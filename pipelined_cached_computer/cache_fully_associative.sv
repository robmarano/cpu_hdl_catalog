==> flow/design.v <==
module cache_fully_associative (
    input  logic        clk,
    input  logic        reset,
    input  logic [31:0] cpu_addr,
    input  logic [31:0] cpu_writedata,
    input  logic        cpu_memwrite,
    input  logic        cpu_memread,
    output logic [31:0] cpu_readdata,
    output logic        mem_stall,
    output logic [31:0] dmem_addr,
    output logic [31:0] dmem_writedata,
    output logic        dmem_memwrite,
    output logic        dmem_memread,
    input  logic [31:0] dmem_readdata,
    input  logic        dmem_ready
);
    logic        valid_array [15:0];
    logic [29:0] tag_array   [15:0];
    logic [31:0] data_array  [15:0];
    logic [3:0]  replace_ptr;
    logic [29:0] tag;
    assign tag = cpu_addr[31:2];
    logic hit;
    logic miss;
    logic [3:0] hit_index;  
    always_comb begin
        hit = 1'b0;
        hit_index = 4'b0;
        for (int i = 0; i < 16; i++) begin
            if (valid_array[i] && (tag_array[i] == tag)) begin
                hit = 1'b1;
                hit_index = i[3:0];
            end
        end
    end
    assign miss = (cpu_memread || cpu_memwrite) && !hit;
    assign cpu_readdata = hit ? data_array[hit_index] : 32'bx;
    typedef enum logic { IDLE, FETCHING } state_t;
    state_t state, next_state;
    always_ff @(posedge clk or posedge reset) begin
        if (reset) begin
            state <= IDLE;
            replace_ptr <= 4'b0;
            for (int i = 0; i < 16; i++) begin
                valid_array[i] <= 0;
                tag_array[i]   <= 0;
                data_array[i]  <= 0;
            end
        end else begin
            state <= next_state;
            if (cpu_memwrite && hit) begin
                data_array[hit_index] <= cpu_writedata;
            end
            if (state == FETCHING && dmem_ready) begin
                valid_array[replace_ptr] <= 1'b1;
                tag_array[replace_ptr]   <= tag;
                data_array[replace_ptr]  <= cpu_memwrite ? cpu_writedata : dmem_readdata;
                replace_ptr <= replace_ptr + 1;
            end
        end
    end
    always_comb begin
        next_state     = state;
        mem_stall      = 0;
        dmem_addr      = cpu_addr;
        dmem_writedata = cpu_writedata;
        dmem_memwrite  = 0;
        dmem_memread   = 0;
        case (state)
            IDLE:
                if (miss) begin
                    mem_stall  = 1'b1;
                    next_state = FETCHING;
                    if (cpu_memwrite) dmem_memwrite = 1'b1;
                    if (cpu_memread) dmem_memread = 1'b1;
                end else if (hit && cpu_memwrite) begin
                    dmem_memwrite = 1'b1;
                end
            FETCHING:
                begin
                    mem_stall  = 1'b1;
                    if (cpu_memwrite) dmem_memwrite = 1'b1;
                    if (cpu_memread) dmem_memread = 1'b1;
                    if (dmem_ready) begin
                        next_state = IDLE;
                    end
                end
        endcase
    end
endmodule
# Reports on cache_fully_associative
# Tool output for the design above, in the order of the flow.
# Lines are those of the file above, counted from 1.
# Operators: Yosys type, input widths -> output width; for muxes data width and select width s.
# Not given: --
# design
design	cache_fully_associative
clk_port	clk
library	sky130hd
pvt_corner	tt_025C_1v80

# Elaborated design
# Counts by Yosys on the flattened word-level netlist (proc, flatten, opt, wreduce). Print and check cells are left out. Cells with the same type and inputs are merged into one.
# word_totals
ff_bits	1013
latchBits	0
ram_bits	0
rom_bits	0
clocked_rd_ports_x_width	0
mem_count	0
input_bits	101
output_inout_bits	99
elab_cells	246
# op_classes
n_addsub	1
n_mul	0
div	0
cmp	0
equal	46
n_shift	0
n_mux	109
bitwise	1
reduce_and_logical	39
# op_table
operator	n
$mux 32	66
$pmux 32 s16	1
$eq 30x30->1	16
$eq 4x4->1 const B	16
$mux 4	14
$reduce_and 2->1	16
$eq 4x3->1 const B	8
$mux 1	24
$logic_and 1x1->1	19
$eq 4x2->1 const B	4
$eq 4x1->1 const B	2
$logic_not 4->1	2
$pmux 1 s2	4
$add 4x1->4 const B	1
$logic_or 1x1->1	1
$not 1->1	1
$logic_not 1->1	1

# Logic depth
# Longest topological path by Yosys (ltp), each cell counted once; first at word level (registers and memories cut), then after technology mapping (sequential cells cut; the memories' decode and read muxes count).
# depth
word_depth	22
ABC_AREA	0
mapped_depth	16
depth_no_buf	10

# Mapped cells and area
# Yosys stat after the flow's synthesis: flattened, memories mapped to cells. It holds for the ABC_AREA given above (unset counts as 0); a run with the other value may have another netlist.
# synth_totals
stdcells	5206
area_um2	54985.2
seq_area_um2	25349.3
ffs	1013
buffers	574
# by_type
cell_type	n
sky130_fd_sc_hd__dfrtp_1	1013
sky130_fd_sc_hd__mux2_2	529
sky130_fd_sc_hd__mux2i_1	545
sky130_fd_sc_hd__xnor2_1	423
sky130_fd_sc_hd__nand2_1	461
sky130_fd_sc_hd__nand4_1	234
sky130_fd_sc_hd__o21ai_1	246
sky130_fd_sc_hd__clkbuf_1	321
sky130_fd_sc_hd__o21ai_0	180
sky130_fd_sc_hd__nor2_1	229
sky130_fd_sc_hd__buf_4	107
sky130_fd_sc_hd__a21oi_1	154
sky130_fd_sc_hd__buf_2	103
sky130_fd_sc_hd__nand3_1	92
sky130_fd_sc_hd__xor2_1	52
sky130_fd_sc_hd__buf_6	31
sky130_fd_sc_hd__nor4_1	55
sky130_fd_sc_hd__a2111oi_0	31
# Not listed: further types 59, cells in them 400.

# Timing after synthesis
# OpenSTA on the mapped netlist: ideal clock, no wires. The path of least setup slack (recovery checks aside). Input and output delay are each 20% of the period. Register names are those of the netlist, which keeps one name where synthesis merged equal registers.
# synth_timing
kind	input to output
from	input cpu_addr[27]
to	output cpu_readdata[11]
tclk_ns	7.19
out_delay_ns	1.438
arrival_time_ns	4.627
t_required_ns	5.752
slack_ns	1.125
delay_ns	3.189
driving_pins	13
path_buffers	4
period_less_setup_slack_ns	6.065
# "delay_ns" is the arrival time less input delay plus setup time.
# A path that ends at an output port has no setup time.
# "driving_pins": output pins that drive a net of the path, with the launching flip-flop's if there is one; two outputs of one cell count as two.
# "period_less_setup_slack_ns" = period - worst setup slack (recovery checks aside). The figure is calculated, with input and output delays left at 20% of the set period.
# Between the ends stands the longest chain of elaborated cells between them, by number of cells; it is not shown to be the way that was timed. Of several equally long chains one is given.
# Each line given opens the expression or statement behind the cell; cells for indexed reads and writes are added by Yosys, which also makes memories of some case tables.
# synth_via
path_cell_list	sky130_fd_sc_hd__buf_2 > sky130_fd_sc_hd__buf_2 > sky130_fd_sc_hd__buf_2 > sky130_fd_sc_hd__xnor2_1 > sky130_fd_sc_hd__nor4b_1 > sky130_fd_sc_hd__nand4_1 > sky130_fd_sc_hd__o21ai_1 > sky130_fd_sc_hd__a221oi_2 > sky130_fd_sc_hd__nor2_1 > sky130_fd_sc_hd__clkbuf_1 > sky130_fd_sc_hd__mux2_2 > sky130_fd_sc_hd__a2111oi_0 > sky130_fd_sc_hd__nor2_1
elab_chain_len	20
cone_cells	81
classes_between	eq/ne: 31; mux: 33; reduce/logical: 17
# synth_lines
item	line	text
start, declared	4	input  logic [31:0] cpu_addr,
$eq 30x30->1	30	if (valid_array[i] && (tag_array[i] == tag)) begin
$logic_and 1x1->1	30
$mux 1	30
$mux 4 x14	30
$eq 4x4->1	37	assign cpu_readdata = hit ? data_array[hit_index] : 32'bx;
$pmux 32 s16	37
$mux 32	37
end, declared	8	output logic [31:0] cpu_readdata,

# Path in the finished layout
# Path of least setup slack in the final report of run 1 (OpenROAD, finished layout, wires in). Where an end is a register, its clock arrival counts in the times.
# layout_timing
kind	input to output
from	input cpu_addr[3]
to	output cpu_readdata[0]
tclk_ns	5.9
out_delay_ns	1.18
arrival_time_ns	5.26
t_required_ns	4.72
slack_ns	-0.54
driving_pins	21
path_buffers	11
# Between the ends stands the longest chain of elaborated cells between them, by number of cells; it is not shown to be the way that was timed. Of several equally long chains one is given.
# layout_via
path_cell_list	sky130_fd_sc_hd__buf_12 > sky130_fd_sc_hd__buf_6 > sky130_fd_sc_hd__buf_12 > sky130_fd_sc_hd__xnor2_4 > sky130_fd_sc_hd__nand4_1 > sky130_fd_sc_hd__nor4_2 > sky130_fd_sc_hd__buf_4 > sky130_fd_sc_hd__o211ai_1 > sky130_fd_sc_hd__a311o_1 > sky130_fd_sc_hd__buf_12 > sky130_fd_sc_hd__a221oi_4 > sky130_fd_sc_hd__buf_12 > sky130_fd_sc_hd__nor2_4 > sky130_fd_sc_hd__buf_12 > sky130_fd_sc_hd__buf_12 > sky130_fd_sc_hd__buf_16 > sky130_fd_sc_hd__mux2_4 > sky130_fd_sc_hd__a2111oi_4 > sky130_fd_sc_hd__buf_4 > sky130_fd_sc_hd__nor2_4 > sky130_fd_sc_hd__buf_6
elab_chain_len	20
cone_cells	81
classes_between	eq/ne: 31; mux: 33; reduce/logical: 17
# layout_lines
item	line	text
start, declared	4	input  logic [31:0] cpu_addr,
$eq 30x30->1	30	if (valid_array[i] && (tag_array[i] == tag)) begin
$logic_and 1x1->1	30
$mux 1	30
$mux 4 x14	30
$eq 4x4->1	37	assign cpu_readdata = hit ? data_array[hit_index] : 32'bx;
$pmux 32 s16	37
$mux 32	37
end, declared	8	output logic [31:0] cpu_readdata,

# Record of 2 stored runs of the RTL-to-layout flow on cache_fully_associative, platform sky130hd. The runs are unordered. Constraints: input delay and output delay 20% of the set period each, output load 0.01 pF.
# "clock_period_reached_ns" means the clock period less the worst setup slack. The figure is calculated, with input and output delays left at 20% of the set period.
# Settings: . = not set for that run.
run name	period_ns	CORE_UTILIZATION	SETUP_SLACK_MARGIN	PLACE_DENSITY_LB_ADDON	CORE_MARGIN	CELL_PAD_IN_SITES_GLOBAL_PLACEMENT	CELL_PAD_IN_SITES_DETAIL_PLACEMENT	TNS_END_PERCENT	SLEW_MARGIN	MIN_ROUTING_LAYER	MAX_ROUTING_LAYER	CAP_MARGIN	post_synth_area_um2	total_die_area_um2	util_frac	worst_setup_slack_ns	holdWs_ns	clock_period_reached_ns
run 1	5.9	16	0.55	0.15	5	3	0	80	0	met1	met4	20	54985.2	355484.0	0.223	-0.535	0.498	6.435
run 2	6.62	40	0.94	.	2	.	.	.	20	.	.	20	54985.2	140445.0	0.513	0.286	0.494	6.334
